==> flow/design.v <==
`timescale 1ns / 1ps
module ControlCenter_HWACF_V2 #(parameter CLK_FREQ = 256,parameter DATA_SIZE=8,parameter USE_LED=1,parameter ACQ_LED=1,parameter MAXCNTSIZE=28)(
    input clk,
    input [DATA_SIZE-1:0] cpuData,
    input newDataReceived,
    input rst,
    input cntFinished,
    output reg read_fifo,
    output trigReset,
    output enableAcq,
    output initTx,
    output LED,
    output [MAXCNTSIZE-1:0] maxCnt,
    output acquiringLED
    );
    reg [7:0] code;
    reg nDR_d, nDR_q;
    reg trigReset_d, trigReset_q;
    reg enableAcq_d,enableAcq_q;
    reg LED_d, LED_q;
    reg initTx_d,initTx_q;
    reg cntFinished_d,cntFinished_q;
    reg [MAXCNTSIZE-1:0] maxCnt_d,maxCnt_q;
    assign trigReset = trigReset_q;
    assign enableAcq = (enableAcq_q && (!cntFinished_q));
    assign acquiringLED = cntFinished_q;
    assign LED = LED_q;
    assign initTx = initTx_q;
    assign maxCnt = maxCnt_q;
    always @(posedge clk)begin
        if (rst) begin
            nDR_d <=0;
            nDR_q <=0;
        end else begin
            code <= cpuData;
            nDR_d <= newDataReceived;
        end
            nDR_q <= nDR_d;  
     end
     always @(posedge clk)begin
        if (rst) begin
            cntFinished_q<=0;
            trigReset_d<=0;
            trigReset_q<=0;
            enableAcq_q<=0;
            enableAcq_d<=0;
            initTx_d<=0;
            initTx_q<=0;
            maxCnt_d <= 0;
            LED_q <=0;
            LED_d <=0;
            read_fifo <= 1'b0;
        end else begin            
            cntFinished_d <= cntFinished;
            if (nDR_q==1) begin
                case(code)
                1:  
                begin
                    trigReset_d <= 1;
                    enableAcq_d <= 0;
                    enableAcq_q <= 0;
                    LED_d <=0;
                    LED_q <= 0;
                    initTx_d <=0;
                    initTx_q <=0;
                 end
                10:  
                    begin
                        enableAcq_d <= 1;
                end
                20:  
                begin   
                    LED_d = 1;
                    end
                30:  
                    begin
                        LED_d = 0;
                    end 
                50:  
                    begin
                        initTx_d <=1;
                    end
                60:  
                    begin
                        maxCnt_d <= 250000*CLK_FREQ;
                    end
                65:  
                    begin 
                        maxCnt_d <=500000*CLK_FREQ;
                    end
                70:  
                    begin
                        maxCnt_d <= 1000000*CLK_FREQ;
                    end
                75: 
                    begin
                        maxCnt_d <=3000000*CLK_FREQ;
                    end
                80: 
                    begin  
                        maxCnt_d<=10000000*CLK_FREQ;
                    end
                85: 
                    begin
                        maxCnt_d<=30000000*CLK_FREQ;
                    end
                90: 
                    begin
                        maxCnt_d<=100000000*CLK_FREQ;
                    end
                95:  
                begin
                    maxCnt_d<=300000*CLK_FREQ;
                end
                100: 
                    begin
                        maxCnt_d<=1000000*CLK_FREQ;
                    end
                105:  
                    begin
                        maxCnt_d<=0;  
                    end
                110:  
                    begin
                        enableAcq_d<=0;  
                     end
                115:  
                    begin
                        read_fifo <= 1'b1;     
                    end         
                120:  
                    begin
                        read_fifo <= 1'b0;
                    end
                default: 
                    begin
                        trigReset_d <= 0;
                        enableAcq_d <= 0;
                        initTx_d <=0;
                        read_fifo <= 1'b0;
                        LED_d <= 1'b0; 
                    end
                endcase               
           end else begin    
           initTx_d <= 0;  
        end  
       trigReset_q <= trigReset_d;
       enableAcq_q <= enableAcq_d; 
       maxCnt_q <= maxCnt_d;
       LED_q <= LED_d;
       initTx_q <= initTx_d;
       cntFinished_q <= cntFinished_d;
       end  
   end  
endmodule
======== From RTL to reports: ControlCenter_HWACF_V2 ========
What the tools print for ControlCenter_HWACF_V2, step after step.
Lines are those of the file above, counted from 1.
Cell names lack the library's common part.
The mark - stands for no value.
inputs
  top ..................................... ControlCenter_HWACF_V2
  clock input ............................. clk
  cell library ............................ sky130hd
  timing corner ........................... tt_025C_1v80

======== Elaborated design ========
Counts by Yosys on the flattened word-level netlist (proc, flatten, opt, wreduce; memories kept). Register bits leave out memories and registers merged into their read ports (data or address). Print and check cells are left out. Cells with the same type and inputs are merged into one.
storage and ports
  flip-flop bits (word level) ............. 76
  bits in latches ......................... 0
  RAM bits ................................ 0
  bits in read-only memories .............. 0
  clocked read ports x word width ......... 0
  memories kept ........................... 0
  input port bits ......................... 12
  output and inout bits ................... 34
  word-level cells ........................ 59
cells by class
  add/subtract/negate cells ............... 0
  multipliers ............................. 0
  div/mod/pow operators ................... 0
  $lt $le $gt $ge ......................... 0
  eq/ne operators ......................... 18
  shift operators ......................... 0
  muxes and demuxes ....................... 6
  bitwise gates (word level) .............. 5
  reductions and logical operators ........ 15
operators with widths
  operator                                                  number
  28-bit parallel mux with 9-bit select                     1
  8-bit by 7-bit == test with 1-bit output with constant B  12
  16-bit OR reduction                                       2
  15-bit OR reduction                                       2
  17-bit OR reduction                                       1
  8-bit by 5-bit == test with 1-bit output with constant B  2
  8-bit by 6-bit == test with 1-bit output with constant B  2
  2-bit AND reduction                                       5
  1-bit parallel mux with 2-bit select                      5
  9-bit nonzero test                                        1
  8-bit by 1-bit == test with 1-bit output with constant B  1
  8-bit by 4-bit == test with 1-bit output with constant B  1
  1-bit NOT                                                 5
  2-bit OR reduction                                        2
  1-bit logical AND                                         1
  1-bit logical NOT                                         1

======== Logic depth ========
Yosys ltp: most cells in a row. Word level: on the elaborated netlist, between registers, memories and ports. Mapped: between sequential cells and ports; inverters and the memories' decode and read muxes count.
logic depth
  word-level depth ........................ 4
  ABC_AREA ................................ 0
  mapped depth ............................ 7
  mapped depth without buffers ............ 5

======== Mapped cells and area ========
Yosys stat after the flow's synthesis: flattened, memories mapped to cells. It holds for the ABC_AREA given above (unset counts as 0); a run with the other value may have another netlist.
Totals and module areas in this step are rounded.
cell types
  cell      number  area in all (um2)
  edfxtp_1  24      720.691
  dfxtp_1   26      520.499
  buf_4     13      97.594
  nor2b_1   11      68.816
  nand2_1   14      52.55
  buf_2     10      50.048
  nand4_1   8       50.048
  a211oi_1  6       45.043
  a221oi_1  5       43.792
  and3_1    6       37.536
  nor3b_1   5       37.536
  nand3_1   7       35.034
  xnor2_1   4       35.034
  inv_1     9       33.782
  mux2i_1   3       30.029
  nor3_1    6       30.029
  o21ai_0   6       30.029
  and3b_1   3       26.275
Other cell types: 43; their cells: 79.
synthesis totals
  cell count .............................. 245
  synthesis area .......................... 2,550 um2
  sequential area ......................... 1,240 um2
  flip-flops .............................. 50

======== Path before layout ========
Path of least setup slack by OpenSTA after synthesis, without wires, with an ideal clock, recovery checks aside; 20% of the period is set as input and as output delay. Where synthesis merged equal registers, the netlist keeps one of their names.
timing post-synthesis
  path kind ............................... input to register
  start point ............................. input port rst
  end point ............................... register maxCnt_d[17]
  period .................................. 2.13 ns
  library setup time ...................... 0.119 ns
  time at the first pin ................... 0.426 ns
  arrival time ............................ 1.843 ns
  data required time ...................... 2.011 ns
  slack ................................... 0.167 ns
  path delay .............................. 1.536 ns
  stages on the path ...................... 3
  period reached after synthesis .......... 1.963 ns
"path delay" = arrival - input delay + setup time.
"stages on the path" counts driving pins, that of a launching flip-flop among them; a cell with two outputs on the path counts twice.
"period reached after synthesis" = period - worst setup slack (recovery checks aside). The figure is calculated, with input and output delays left at 20% of the set period.
A register here has more assigning lines than the two given.
between the ends, post-synthesis
  cell sequence ........................... clkbuf_1 clkinv_1 a32o_1
  length of the longest elaborated chain .. 0
  elaborated cells between the ends (all ways) .. 0
ends and longest elaborated chain, post-synthesis
  element             RTL line  source
  start: declaration  6         input rst,
  end: assignment     85        maxCnt_d <= 250000*CLK_FREQ;
  end: assignment     89        maxCnt_d <=500000*CLK_FREQ;
  end: declaration    23        reg [MAXCNTSIZE-1:0] maxCnt_d,maxCnt_q;

======== Path in the finished layout ========
From the final timing report of run A: the path of least setup slack in the routed layout; clock arrival at registers is part of the times.
timing post-layout
  path kind ............................... register to register
  start point ............................. register code[0]
  end point ............................... register LED_q
  period .................................. 2.36 ns
  library setup time ...................... 0.06 ns
  time at the first pin ................... 0.31 ns
  arrival time ............................ 2.45 ns
  data required time ...................... 2.61 ns
  slack ................................... 0.15 ns
  stages on the path ...................... 6
Between the ends stands the longest chain of elaborated cells between them, by number of cells; it is not shown to be the way that was timed. Of several equally long chains one is given.
A line is the first line of the expression or statement that the cell stems from. Yosys adds cells for indexed reads and writes and turns some case tables into memories.
A register here has more assigning lines than the two given.
between the ends, post-layout
  cell sequence ........................... edfxtp_1 and3b_1 o2111ai_2 nand3_4 nor4_2 mux2i_1
  length of the longest elaborated chain .. 4
  elaborated cells between the ends (all ways) .. 20
  classes of those cells .................. eq/ne: 16; mux: 1; logic: 1; reduce/logical: 2
ends and longest elaborated chain, post-layout
  element                                   RTL line  source
  start: declaration                        16        reg [7:0] code;
  start: assignment                         35        code <= cpuData;
  8-bit by 7-bit == test with 1-bit output  56        case(code)
  15-bit OR reduction                       -
  1-bit NOT                                 -
  2-bit AND reduction                       -
  end: assignment                           50        LED_q <=0;
  end: assignment                           150       LED_q <= LED_d;
  end: declaration                          20        reg LED_d, LED_q;

Module ControlCenter_HWACF_V2, platform sky130hd: 2 stored runs of the flow (Yosys, OpenROAD) with differing settings, in no particular order. Input and output delays are each 20% of the period that was set; the output load is 0.01 pF.
"clock period reached" = clock period - worst setup slack. The figure is calculated, with input and output delays left at 20% of the set period.
"allowed time less slack (worst setup path)" means the part of the period allowed to the worst setup path (the constraints hold back 20% at inputs and 20% at outputs) less its slack; where the path has registers, the arrival times of their clocks count too.
"power consumption": no workload was simulated; the value follows from the tool's default switching activity.
Results are given in rounded form.

======== run A ========
==> flow/run.sh <==
#!/bin/bash
# the make line also repeats the synthesis and layout settings of config.mk as NAME=value (left out here)
make -C /OpenROAD-flow-scripts/flow DESIGN_CONFIG=/design/flow/config.mk WORK_HOME=/design/flow/orfs CLKGATE_MAP_FILE= finish
==> flow/config.mk <==
export PLATFORM = sky130hd
export DESIGN_NAME = ControlCenter_HWACF_V2
export DESIGN_NICKNAME = ControlCenter_HWACF_V2
export VERILOG_FILES = /design/flow/design.v
export SDC_FILE = /design/flow/constraint.sdc
export NUM_CORES = 4
export LEC_CHECK = 0
export CAP_MARGIN = 15
export CORE_MARGIN = 2
export CORE_UTILIZATION = 60
export CTS_CLUSTER_SIZE = 58
export GPL_ROUTABILITY_DRIVEN = 0
export GPL_TIMING_DRIVEN = 1
export PLACE_DENSITY_LB_ADDON = 0.3
export SETUP_SLACK_MARGIN = 0.34
export SLEW_MARGIN = 20
==> flow/constraint.sdc <==
create_clock -name core_clock -period 2.36 [get_ports {clk}]
set_input_delay 0.4720 -clock core_clock [delete_from_list [all_inputs] [get_ports {clk}]]
set_output_delay 0.4720 -clock core_clock [all_outputs]
set_load 0.01 [all_outputs]

-------- measured, run A --------
  synthesis area .......................... 2,550 um2
  post-layout utilization ................. 0.837
  allowed time less slack (worst setup path) .. 2.21 ns
  critical path kind ...................... register to register
  power consumption ....................... 1.80 mW
  die footprint ........................... 4,790 um2
  setup slack of the worst path ........... 0.152 ns
  clock period reached .................... 2.208 ns
  final setup TNS ......................... 0.000 ns
  worst hold slack in the final report .... 0.333 ns

======== run B ========
==> flow/run.sh <==
#!/bin/bash
# the make line also repeats the synthesis and layout settings of config.mk as NAME=value (left out here)
make -C /OpenROAD-flow-scripts/flow DESIGN_CONFIG=/design/flow/config.mk WORK_HOME=/design/flow/orfs CLKGATE_MAP_FILE= finish
==> flow/config.mk <==
export PLATFORM = sky130hd
export DESIGN_NAME = ControlCenter_HWACF_V2
export DESIGN_NICKNAME = ControlCenter_HWACF_V2
export VERILOG_FILES = /design/flow/design.v
export SDC_FILE = /design/flow/constraint.sdc
export NUM_CORES = 4
export LEC_CHECK = 0
export ABC_AREA = 0
export CAP_MARGIN = 20
export CELL_PAD_IN_SITES_DETAIL_PLACEMENT = 0
export CORE_MARGIN = 3
export CORE_UTILIZATION = 47
export CTS_CLUSTER_SIZE = 86
export GPL_ROUTABILITY_DRIVEN = 0
export GPL_TIMING_DRIVEN = 1
export MIN_ROUTING_LAYER = met2
export PLACE_DENSITY_LB_ADDON = 0.15
export SETUP_SLACK_MARGIN = 0.11
export SLEW_MARGIN = 20
export TNS_END_PERCENT = 30
==> flow/constraint.sdc <==
create_clock -name core_clock -period 3.95 [get_ports {clk}]
set_input_delay 0.7900 -clock core_clock [delete_from_list [all_inputs] [get_ports {clk}]]
set_output_delay 0.7900 -clock core_clock [all_outputs]
set_load 0.01 [all_outputs]

-------- measured, run B --------
  synthesis area .......................... 2,550 um2
  post-layout utilization ................. 0.572
  allowed time less slack (worst setup path) .. 2.52 ns
  critical path kind ...................... register to register
  power consumption ....................... 1.07 mW
  die footprint ........................... 6,340 um2
  setup slack of the worst path ........... 1.43 ns
  clock period reached .................... 2.516 ns
  final setup TNS ......................... 0.000 ns
  worst hold slack in the final report .... 0.332 ns
